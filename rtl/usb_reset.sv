==> flow/design.v <==
package ioaddr;
   parameter [15:0] RAM_BASE_ADDR   = 16'h2000;
   parameter [15:0] BOARD_BASE_ADDR = 16'h5000;
   parameter [11:0] LEDG            = 12'h000;
   parameter [11:0] LEDR            = 12'h002;
   parameter [11:0] HEX0            = 12'h010;
   parameter [11:0] HEX1            = 12'h012;
   parameter [11:0] HEX2            = 12'h014;
   parameter [11:0] HEX3            = 12'h016;
   parameter [11:0] KEY             = 12'h020;
   parameter [11:0] SW              = 12'h022;
   parameter [15:0] SIE_BASE_ADDR   = 16'h6000;
   parameter [11:0] USB_TX_DATA     = 12'h000;
   parameter [11:0] USB_TX_CONTROL  = 12'h002;
   parameter [11:0] USB_RX_DATA     = 12'h004;
   parameter [11:0] USB_RX_CONTROL  = 12'h006;
endpackage
`default_nettype none
module usb_reset
  (input  wire  reset_i,         
   input  wire  clk,             
   input  wire  se0,             
   input  wire  usb_full_speed,  
   output logic reset_o);        
   logic [1:13] counter;         
   always_ff @(posedge clk)
     if (reset_i)
       counter <= 13'b0;
     else
       if (se0)
         if (usb_full_speed)
	   counter[1:13] <= {^counter[11:13] ^~ counter[8], counter[1:12]};
         else
	   counter[1:10] <= {counter[10] ^~ counter[7], counter[1:9]};
       else
	 counter <= 13'b0;
   always_comb
     if (usb_full_speed)
       reset_o = reset_i || counter == 13'h0001;
     else
       reset_o = reset_i || counter == 13'h0008;
endmodule
`resetall
* Reports on usb_reset
What the tools print for usb_reset, step after step.
Line numbers count from 1 in the design file above.
Operators carry their Yosys type and port widths (W data, S select, Z words).
Library cell names are shortened.
The mark n/a stands for no value.
- Top :: usb_reset
- Clock :: clk
- Standard-cell library :: sky130hd
- Timing corner :: tt_025C_1v80

* After elaboration
Counts by Yosys on the flattened word-level netlist (proc, flatten, opt, wreduce; memories kept). Register bits leave out memories and registers merged into their read ports (data or address); mux counts leave out enables and synchronous resets folded into registers. Print and check cells are left out. Cells with the same type and inputs are merged into one.
- Register bits after elaboration :: 13
- Latch bits :: 0
- Bits in writable memories :: 0
- Memory bits (read-only) :: 0
- Word width x clocked read ports :: 0
- Memories kept :: 0
- Input port bits :: 4
- Output and inout port bits :: 1
- Add/sub/neg operators :: 0
- Multiply operators :: 0
- Divide/modulo/power cells :: 0
- Magnitude comparators :: 0
- Equality and inequality tests :: 2
- Shifts and indexed selects :: 0
- Mux-type cells :: 2
- Bitwise logic cells :: 3
- Reductions and logical operators :: 4
** Operators with widths (count)
- $eq A13 B1 Y1 const B :: 1
- $eq A13 B4 Y1 const B :: 1
- $mux W10 :: 1
- $reduce_xor A3 Y1 :: 1
- $xnor A1 B1 Y1 :: 2
- $logic_or A1 B1 Y1 :: 2
- $reduce_or A2 Y1 :: 1
- $not A1 Y1 :: 1
- $mux W1 :: 1

* Depth
Longest topological path by Yosys (ltp), each cell counted once; first at word level (registers and memories cut), then after technology mapping (sequential cells cut; the memories' decode and read muxes count).
- Word-level depth :: 3
- ABC_AREA :: 0
- Gate-level depth with buffers :: 4
- Depth with buffers taken out :: 3

* Netlist
Source: synth_stat.txt of the flow (Yosys; design flattened, memories mapped). It holds for the ABC_AREA given above (unset counts as 0); a run with the other value may have another netlist.
- Cell count :: 44
- Cell area after synthesis :: 470.5 µm²
- Sequential area :: 260.2 µm²
- Flip-flops :: 13
- Buffer cells :: 1
** Cell types
- dfxtp_1 :: count 13, total area 260.25 µm²
- and2_1 :: count 9, total area 56.304 µm²
- mux2i_1 :: count 3, total area 30.029 µm²
- xnor2_1 :: count 3, total area 26.275 µm²
- nor2_1 :: count 4, total area 15.014 µm²
- a211oi_2 :: count 1, total area 12.512 µm²
- nand2b_1 :: count 2, total area 12.512 µm²
- nor4_1 :: count 2, total area 12.512 µm²
- a41o_1 :: count 1, total area 10.01 µm²
- xor2_1 :: count 1, total area 8.758 µm²
- nor2b_1 :: count 1, total area 6.256 µm²
- o22ai_1 :: count 1, total area 6.256 µm²
- buf_2 :: count 1, total area 5.005 µm²
- nor3_1 :: count 1, total area 5.005 µm²
- nand2_1 :: count 1, total area 3.754 µm²

* Worst setup path after synthesis
OpenSTA on the mapped netlist: ideal clock, no wires. The path of least setup slack (recovery checks aside). Input and output delay are each 20% of the period. Register names are those of the netlist, which keeps one name where synthesis merged equal registers.
- Path type :: input-to-output
- From :: in usb_full_speed
- To :: out reset_o
- Clock period :: 1.04 ns
- Launch time at the first pin :: 0.208 ns
- Arrival :: 0.836 ns
- Setup slack :: -0.004 ns
- Delay of the path :: 0.628 ns
- Stages :: 4
- Period reached after synthesis :: 1.044 ns
"delay of the path" is the arrival time less input delay plus setup time.
A path that ends at an output port has no setup time.
"stages": output pins that drive a net of the path, with the launching flip-flop's if there is one; two outputs of one cell count as two.
"period reached after synthesis" is the clock period less the worst setup slack; recovery checks do not enter. This is arithmetic on one report: input and output delays are still those of the set period (20% each).
Between the ends stands the longest chain of elaborated cells between them, by number of cells; it is not shown to be the way that was timed. Of several equally long chains one is given.
Each line given opens the expression or statement behind the cell; cells for indexed reads and writes are added by Yosys, which also makes memories of some case tables.
- Cells stage by stage :: buf_2 nand2b_1 o22ai_1 a41o_1
- Cells in the longest elaborated chain :: 1
** Ends and longest elaborated chain, post-synthesis
- start: declaration :: line 23 : input  wire  usb_full_speed,
- $mux W1 :: line 38 : if (usb_full_speed)
- end: declaration :: line 24 : output logic reset_o);

Data sheet: physical implementation of usb_reset

usb_reset through Yosys and OpenROAD on sky130hd: 2 stored runs, unordered, with their settings. The constraints put input and output delay at 20% of the set period each and load the outputs with 0.01 pF.

* Entry A
** Files
==> flow/run.sh <==
#!/bin/bash
# the make line also repeats the synthesis and layout settings of config.mk as NAME=value (left out here)
make -C /OpenROAD-flow-scripts/flow DESIGN_CONFIG=/design/flow/config.mk WORK_HOME=/design/flow/orfs CLKGATE_MAP_FILE= finish
==> flow/config.mk <==
export PLATFORM = sky130hd
export DESIGN_NAME = usb_reset
export DESIGN_NICKNAME = usb_reset
export VERILOG_FILES = /design/flow/design.v
export SDC_FILE = /design/flow/constraint.sdc
export NUM_CORES = 4
export LEC_CHECK = 0
export CAP_MARGIN = 20
export CORE_MARGIN = 2
export CORE_UTILIZATION = 70
export GPL_TIMING_DRIVEN = 0
export PLACE_DENSITY_LB_ADDON = 0.24
export SETUP_SLACK_MARGIN = -0.03
export SLEW_MARGIN = 20
==> flow/constraint.sdc <==
create_clock -name core_clock -period 0.902 [get_ports {clk}]
set_input_delay 0.1804 -clock core_clock [delete_from_list [all_inputs] [get_ports {clk}]]
set_output_delay 0.1804 -clock core_clock [all_outputs]
set_load 0.01 [all_outputs]
** Results
Not finished: floorplanning ended with error PDN-0185.

* Entry B
** Files
==> flow/run.sh <==
#!/bin/bash
# the make line also repeats the synthesis and layout settings of config.mk as NAME=value (left out here)
make -C /OpenROAD-flow-scripts/flow DESIGN_CONFIG=/design/flow/config.mk WORK_HOME=/design/flow/orfs CLKGATE_MAP_FILE= finish
==> flow/config.mk <==
export PLATFORM = sky130hd
export DESIGN_NAME = usb_reset
export DESIGN_NICKNAME = usb_reset
export VERILOG_FILES = /design/flow/design.v
export SDC_FILE = /design/flow/constraint.sdc
export NUM_CORES = 4
export LEC_CHECK = 0
export CAP_MARGIN = 20
export CELL_PAD_IN_SITES_DETAIL_PLACEMENT = 2
export CORE_MARGIN = 6
export CORE_UTILIZATION = 53
export CTS_CLUSTER_SIZE = 16
export GPL_ROUTABILITY_DRIVEN = 0
export GPL_TIMING_DRIVEN = 0
export PLACE_DENSITY_LB_ADDON = 0.03
export SLEW_MARGIN = 20
export TNS_END_PERCENT = 100
==> flow/constraint.sdc <==
create_clock -name core_clock -period 1.63 [get_ports {clk}]
set_input_delay 0.3260 -clock core_clock [delete_from_list [all_inputs] [get_ports {clk}]]
set_output_delay 0.3260 -clock core_clock [all_outputs]
set_load 0.01 [all_outputs]
** Results
Not finished: floorplanning ended with error PDN-0185.
